==> flow/design.v <==
module round (
  input logic start, clk, reset_l,
  input logic [31:0] feistel_in,  
  input logic [31:0] p_in,  
  input logic [31:0] S_data,
  output logic [31:0] S_addr,
  input logic [31:0] P_data,
  output logic [31:0] P_addr,
  output logic [31:0] result,
  output logic done
);
  enum logic [2:0]
  {
    WAIT,
    F_1,
    F_2,
    F_3,
    F_4,
    P_1,
    DONE
  } state, nextState;
  logic [31:0] feistel_in_reg, p_in_reg;
  always_comb begin
    nextState = state;
    done = 0;
    S_addr = 32'hz;
    P_addr = 32'hz;
    case(state)
      WAIT: begin
        if(start) nextState = F_1;
      end
      F_1: begin
        nextState = F_2;
        S_addr = {24'h0, feistel_in_reg[31:24]};
      end
      F_2: begin
        nextState = F_3;
        S_addr = {24'h1, feistel_in_reg[23:16]};
      end
      F_3: begin
        nextState = F_4;
        S_addr = {24'h2, feistel_in_reg[15:8]};
      end
      F_4: begin
        nextState = P_1;
        S_addr = {24'h1, feistel_in_reg[7:0]};
      end
      P_1: begin
        nextState = DONE;
        P_addr = p_in_reg;
      end
      DONE: begin
        nextState = WAIT;
        done = 1;
      end
    endcase
  end
  always_ff @(posedge clk) begin
    if(~reset_l) begin
      state <= nextState;
      case(state)
        WAIT: begin
          if(start) begin
            feistel_in_reg <= feistel_in;
            p_in_reg <= p_in;
          end
        end
        F_1: begin
          result <= S_data;
        end
        F_2: begin
          result <= result + S_data;
        end
        F_3: begin
          result <= result ^ S_data;
        end
        F_4: begin
          result <= result + S_data;
        end
        P_1: begin
          result <= result ^ P_data;
        end
      endcase
    end
    else begin
      state <= WAIT;
      result <= 0;
    end
  end
endmodule: round
module encipher (
  input logic start, clk, reset_l,
  input logic [31:0] xl_in, xr_in,
  input logic [31:0] S_data, P_data,
  output logic [31:0] S_addr, P_addr,
  output logic [31:0] xl_out, xr_out,
  output logic done
); 
  enum logic [1:0]
  {
    WAIT,
    ROUND_START,
    ROUND_WAIT,
    DONE
  } state, nextState;
  logic [0:4] round_counter;
  logic [31:0] Xl, Xr;
  logic [31:0] round_feistel_in, round_p_in, round_result;
  logic [31:0] round_S_addr, round_P_addr;
  logic round_start, round_done;
  round r0 (round_start, clk, reset_l, round_feistel_in, round_p_in, S_data, round_S_addr, P_data, round_P_addr, round_result, round_done);
  always_comb begin
    nextState = state;
    round_p_in = round_counter;
    round_feistel_in = (round_counter[0]) ? Xl : Xr;
    round_start = 0;
    done = 0;
    S_addr = round_S_addr;
    P_addr = round_P_addr;
    case(state)
      WAIT: begin
	if(start) begin
	  nextState = ROUND_START;
	  P_addr = 0;
	end
      end
      ROUND_START: begin
	nextState = ROUND_WAIT;
	round_start = 1;
      end
      ROUND_WAIT: begin
	if(round_done) begin
	  if(round_counter == 16) begin
	    nextState = DONE;
	    P_addr = 17;
	  end
	  else begin
	    nextState = ROUND_START;
	  end
	end
      end
      DONE: begin
	done = 1;
      end
    endcase
  end
  always_ff @(posedge clk) begin
    if(~reset_l) begin
      round_counter <= 1;
      Xl <= 0;
      Xr <= 0;
      xl_out <= 0;
      xr_out <= 0;
    end
    else begin
      state <= nextState;
      case(state)
	WAIT: begin
	  if(nextState == ROUND_START) begin
	    round_counter <= 1;
	    Xl <= xl_in ^ P_data;  
	    Xr <= xr_in;
	  end
	end
	ROUND_WAIT: begin
	  if(ROUND_START) begin
	    if(round_counter[0]) begin
	      Xr <= Xr ^ round_result; end
	    else begin
	      Xl <= Xl ^ round_result;
	    end
	    round_counter <= round_counter + 1;
	  end
	  else if(nextState == DONE) begin
	    xl_out <= Xr ^ P_data;  
	    xr_out <= Xl ^ round_result;  
	  end
	end
      endcase
    end
  end
endmodule: encipher
* From RTL to reports: encipher
What the tools print for encipher, step after step.
Lines are those of the file above, counted from 1.
Library cell names are shortened.
The mark - stands for no value.
- Design top :: encipher
- Clock :: clk
- Standard-cell library :: sky130hd
- Library corner :: tt_025C_1v80

* Word-level counts
Source: Yosys, flattened and elaborated, memories not mapped. Widths are those after wreduce. Registers that Yosys merges into a memory's read port (data or address) are not register bits. Print and check cells do not count. Equal cells are merged and count once.
- Register bits :: 143
- Output and inout port bits :: 129
- Cells after elaboration :: 70
- Add/subtract/negate cells :: 2
- Equality and inequality tests :: 15
- Mux-type cells :: 25
- Bitwise operators :: 6
- Reduce/logical cells :: 14
** Operators with widths (count)
- 32-bit 2-to-1 mux :: 9
- 32-bit case mux with 4-bit select :: 2
- 32-bit bitwise XOR :: 5
- 32-bit case mux with 2-bit select :: 2
- 32-bit case mux with 3-bit select :: 1
- 32-bit adder :: 1
- 3-bit case mux with 7-bit select :: 1
- 5-bit case mux with 2-bit select :: 1
- 3-bit == test (second input constant) :: 3
- 3-bit AND reduction :: 3
- 2-bit case mux with 4-bit select :: 1
- 7-bit nonzero test :: 1
- 2-bit != test (second input constant) :: 3
- 3-bit by 2-bit == test with 1-bit output (second input constant) :: 2
- 3-bit OR reduction :: 2
- 2-bit 2-to-1 mux :: 3
- 5-bit by 1-bit adder with 5-bit output (second input constant) :: 1
- 5-bit == test (second input constant) :: 1
- 5-bit 2-to-1 mux :: 1
- 2-bit by 1-bit == test with 1-bit output (second input constant) :: 2
- 2-bit == test (second input constant) :: 2
- 2-bit AND reduction :: 2
- 2-bit OR reduction :: 2
- 4-bit nonzero test :: 1
- 1-bit case mux with 2-bit select :: 2
- 3-bit by 1-bit == test with 1-bit output (second input constant) :: 1
- 3-bit logical NOT :: 1
- 3-bit 2-to-1 mux :: 1
Other operator kinds: 5; their cells: 5.

* Longest topological paths
Yosys ltp: most cells in a row. Word level: on the elaborated netlist, between registers, memories and ports. Mapped: between sequential cells and ports; inverters and the memories' decode and read muxes count.
- Word-level depth :: 7
- ABC_AREA :: 1
- Gate-level depth with buffers :: 13
- Depth with buffers taken out :: 13

* Netlist
Source: synth_stat.txt of the flow (Yosys; design flattened, memories mapped). It holds for the ABC_AREA given above (unset counts as 0); a run with the other value may have another netlist.
Totals and module areas in this step are rounded.
** Cells by type (count)
- dfxtp_1 :: 111
- nand2_1 :: 427
- edfxtp_1 :: 37
- inv_1 :: 247
- buf_4 :: 116
- o21ai_0 :: 162
- a21oi_1 :: 95
- ha_1 :: 33
- nor3_1 :: 71
- nor2_1 :: 84
- nand3_1 :: 51
- nor3b_1 :: 32
- o21ai_1 :: 38
- clkbuf_1 :: 27
- nand4_1 :: 15
- buf_6 :: 8
- or2_2 :: 10
- nor2_8 :: 3
Not listed: further types 22, cells in them 60.
- Cells in the netlist :: 1627
- Synthesis area :: 10600 um^2
- Flip-flop cells :: 148

* Timing after synthesis
OpenSTA on the mapped netlist: ideal clock, no wires. The path of least setup slack (recovery checks aside). Input and output delay are each 20% of the period. Register names are those of the netlist, which keeps one name where synthesis merged equal registers.
- Path type :: input to register
- Start point :: input reset_l
- End point :: register r0.feistel_in_reg[0]
- Period :: 13.8 ns
- Input delay :: 2.760 ns
- Library setup time :: 0.477 ns
- Launch time at the first pin :: 2.760 ns
- Data arrival time :: 5.879 ns
- Required time :: 13.323 ns
- Slack :: 7.444 ns
- Delay of the path :: 3.596 ns
- Stages on the path :: 5
- Path buffers :: 2
- Period reached after synthesis :: 6.356 ns
"delay of the path" is the arrival time less input delay plus setup time.
"stages on the path" counts driving pins, that of a launching flip-flop among them; a cell with two outputs on the path counts twice.
"period reached after synthesis" is the clock period less the worst setup slack; recovery checks do not enter. This is arithmetic on one report: input and output delays are still those of the set period (20% each).
The rows between start and end are the longest chain of elaborated cells between them; the timing report does not say that the signal goes this way. Where chains are equally long, one stands for them.
A line is the first line of the expression or statement that the cell stems from. Yosys adds cells for indexed reads and writes and turns some case tables into memories.
- Cells stage by stage :: buf_2 > inv_1 > buf_1 > nand2_1 > nor3_1
- Length of the longest elaborated chain :: 2
** RTL lines, path after synthesis
- start: declaration :: line 92 : input logic start, clk, reset_l,
- 1-bit NOT
- 3-bit AND reduction
- end: assignment :: line 64 : feistel_in_reg <= feistel_in;
- end: declaration :: line 22 : logic [31:0] feistel_in_reg, p_in_reg;

* Worst path after layout
From the final timing report of record 1: the path of least setup slack in the routed layout; clock arrival at registers is part of the times.
- Path type :: register to output
- Start point :: register r0.state
- End point :: output S_addr[7]
- Period :: 7.97 ns
- Output delay :: 1.59 ns
- Launch time at the first pin :: 0.43 ns
- Data arrival time :: 3.10 ns
- Required time :: 6.38 ns
- Slack :: 3.27 ns
- Stages on the path :: 7
- Path buffers :: 1
Where an end lacks its bit number, it is one bit of the signal, or one of the new flip-flops if synthesis recoded a state register.
- Cells stage by stage :: dfxtp_1 > nor2_4 > inv_2 > nor2_1 > nand2_1 > nand4_1 > clkdlybuf4s50_1
** RTL lines, path post-layout
- start: declaration :: line 21 : } state, nextState;
- start: assignment :: line 60 : state <= nextState;
- start: assignment :: line 86 : state <= WAIT;
- end: declaration :: line 95 : output logic [31:0] S_addr, P_addr,
No chain of elaborated cells between the ends is given.

Appendix: measured runs

Module encipher, platform sky130hd: 2 stored runs of the flow (Yosys, OpenROAD) with differing settings, in no particular order. Input and output delays are each 20% of the period that was set; the output load is 0.01 pF.
"clock period achieved" = clock period - worst setup slack. The figure is calculated, with input and output delays left at 20% of the set period.
"time of the worst setup path": the worst setup path's part of the clock period (all of it between registers, 20% less for each end at a port) less its slack. A launch clock that arrives late makes it longer, a capture clock that arrives late makes it shorter.
"total design power" rests on the timing tool's default activity at the inputs, not on a simulated workload.
The measured numbers are rounded.

* Record 1
** Files
==> flow/run.sh <==
#!/bin/bash
# the make line also repeats the synthesis and layout settings of config.mk as NAME=value (left out here)
make -C /OpenROAD-flow-scripts/flow DESIGN_CONFIG=/design/flow/config.mk WORK_HOME=/design/flow/orfs CLKGATE_MAP_FILE= finish
==> flow/config.mk <==
export PLATFORM = sky130hd
export DESIGN_NAME = encipher
export DESIGN_NICKNAME = encipher
export VERILOG_FILES = /design/flow/design.v
export SDC_FILE = /design/flow/constraint.sdc
export NUM_CORES = 4
export LEC_CHECK = 0
export ABC_AREA = 1
export CAP_MARGIN = 5
export CELL_PAD_IN_SITES_GLOBAL_PLACEMENT = 0
export CORE_MARGIN = 10
export CORE_UTILIZATION = 32
export MIN_ROUTING_LAYER = met1
export SLEW_MARGIN = 40
==> flow/constraint.sdc <==
create_clock -name core_clock -period 7.97 [get_ports {clk}]
set_input_delay 1.5940 -clock core_clock [delete_from_list [all_inputs] [get_ports {clk}]]
set_output_delay 1.5940 -clock core_clock [all_outputs]
set_load 0.01 [all_outputs]
** Results
- Post-route setup TNS :: 0.000 ns
- Die footprint :: 40700 um^2
- Time of the worst setup path :: 3.10 ns
- Class of the worst setup path :: register to output
- Standard-cell area after routing :: 11800 um^2
- Total design power :: 0.00226 W
- Utilization in the final report :: 36.3%
- Cell area after synthesis :: 10600 um^2
- Clock period achieved :: 4.697 ns
- Setup slack of the worst path :: 3.27 ns
- Worst-case hold slack :: 0.450 ns

* Record 2
** Files
==> flow/run.sh <==
#!/bin/bash
# the make line also repeats the synthesis and layout settings of config.mk as NAME=value (left out here)
make -C /OpenROAD-flow-scripts/flow DESIGN_CONFIG=/design/flow/config.mk WORK_HOME=/design/flow/orfs CLKGATE_MAP_FILE= finish
==> flow/config.mk <==
export PLATFORM = sky130hd
export DESIGN_NAME = encipher
export DESIGN_NICKNAME = encipher
export VERILOG_FILES = /design/flow/design.v
export SDC_FILE = /design/flow/constraint.sdc
export NUM_CORES = 4
export LEC_CHECK = 0
export ABC_AREA = 1
export CAP_MARGIN = 20
export CELL_PAD_IN_SITES_DETAIL_PLACEMENT = 1
export CELL_PAD_IN_SITES_GLOBAL_PLACEMENT = 1
export CORE_MARGIN = 10
export CORE_UTILIZATION = 25
export MAX_ROUTING_LAYER = met4
export SETUP_SLACK_MARGIN = -0.15
export SLEW_MARGIN = 20
==> flow/constraint.sdc <==
create_clock -name core_clock -period 4.96 [get_ports {clk}]
set_input_delay 0.9920 -clock core_clock [delete_from_list [all_inputs] [get_ports {clk}]]
set_output_delay 0.9920 -clock core_clock [all_outputs]
set_load 0.01 [all_outputs]
** Results
- Worst-case hold slack :: 0.431 ns
- Setup slack of the worst path :: 1.33 ns
- Standard-cell area after routing :: 12000 um^2
- Clock period achieved :: 3.629 ns
- Cell area after synthesis :: 10600 um^2
- Die footprint :: 51000 um^2
- Post-route setup TNS :: 0.000 ns
- Time of the worst setup path :: 2.64 ns
- Class of the worst setup path :: register to output
- Total design power :: 0.00374 W
- Utilization in the final report :: 28.6%
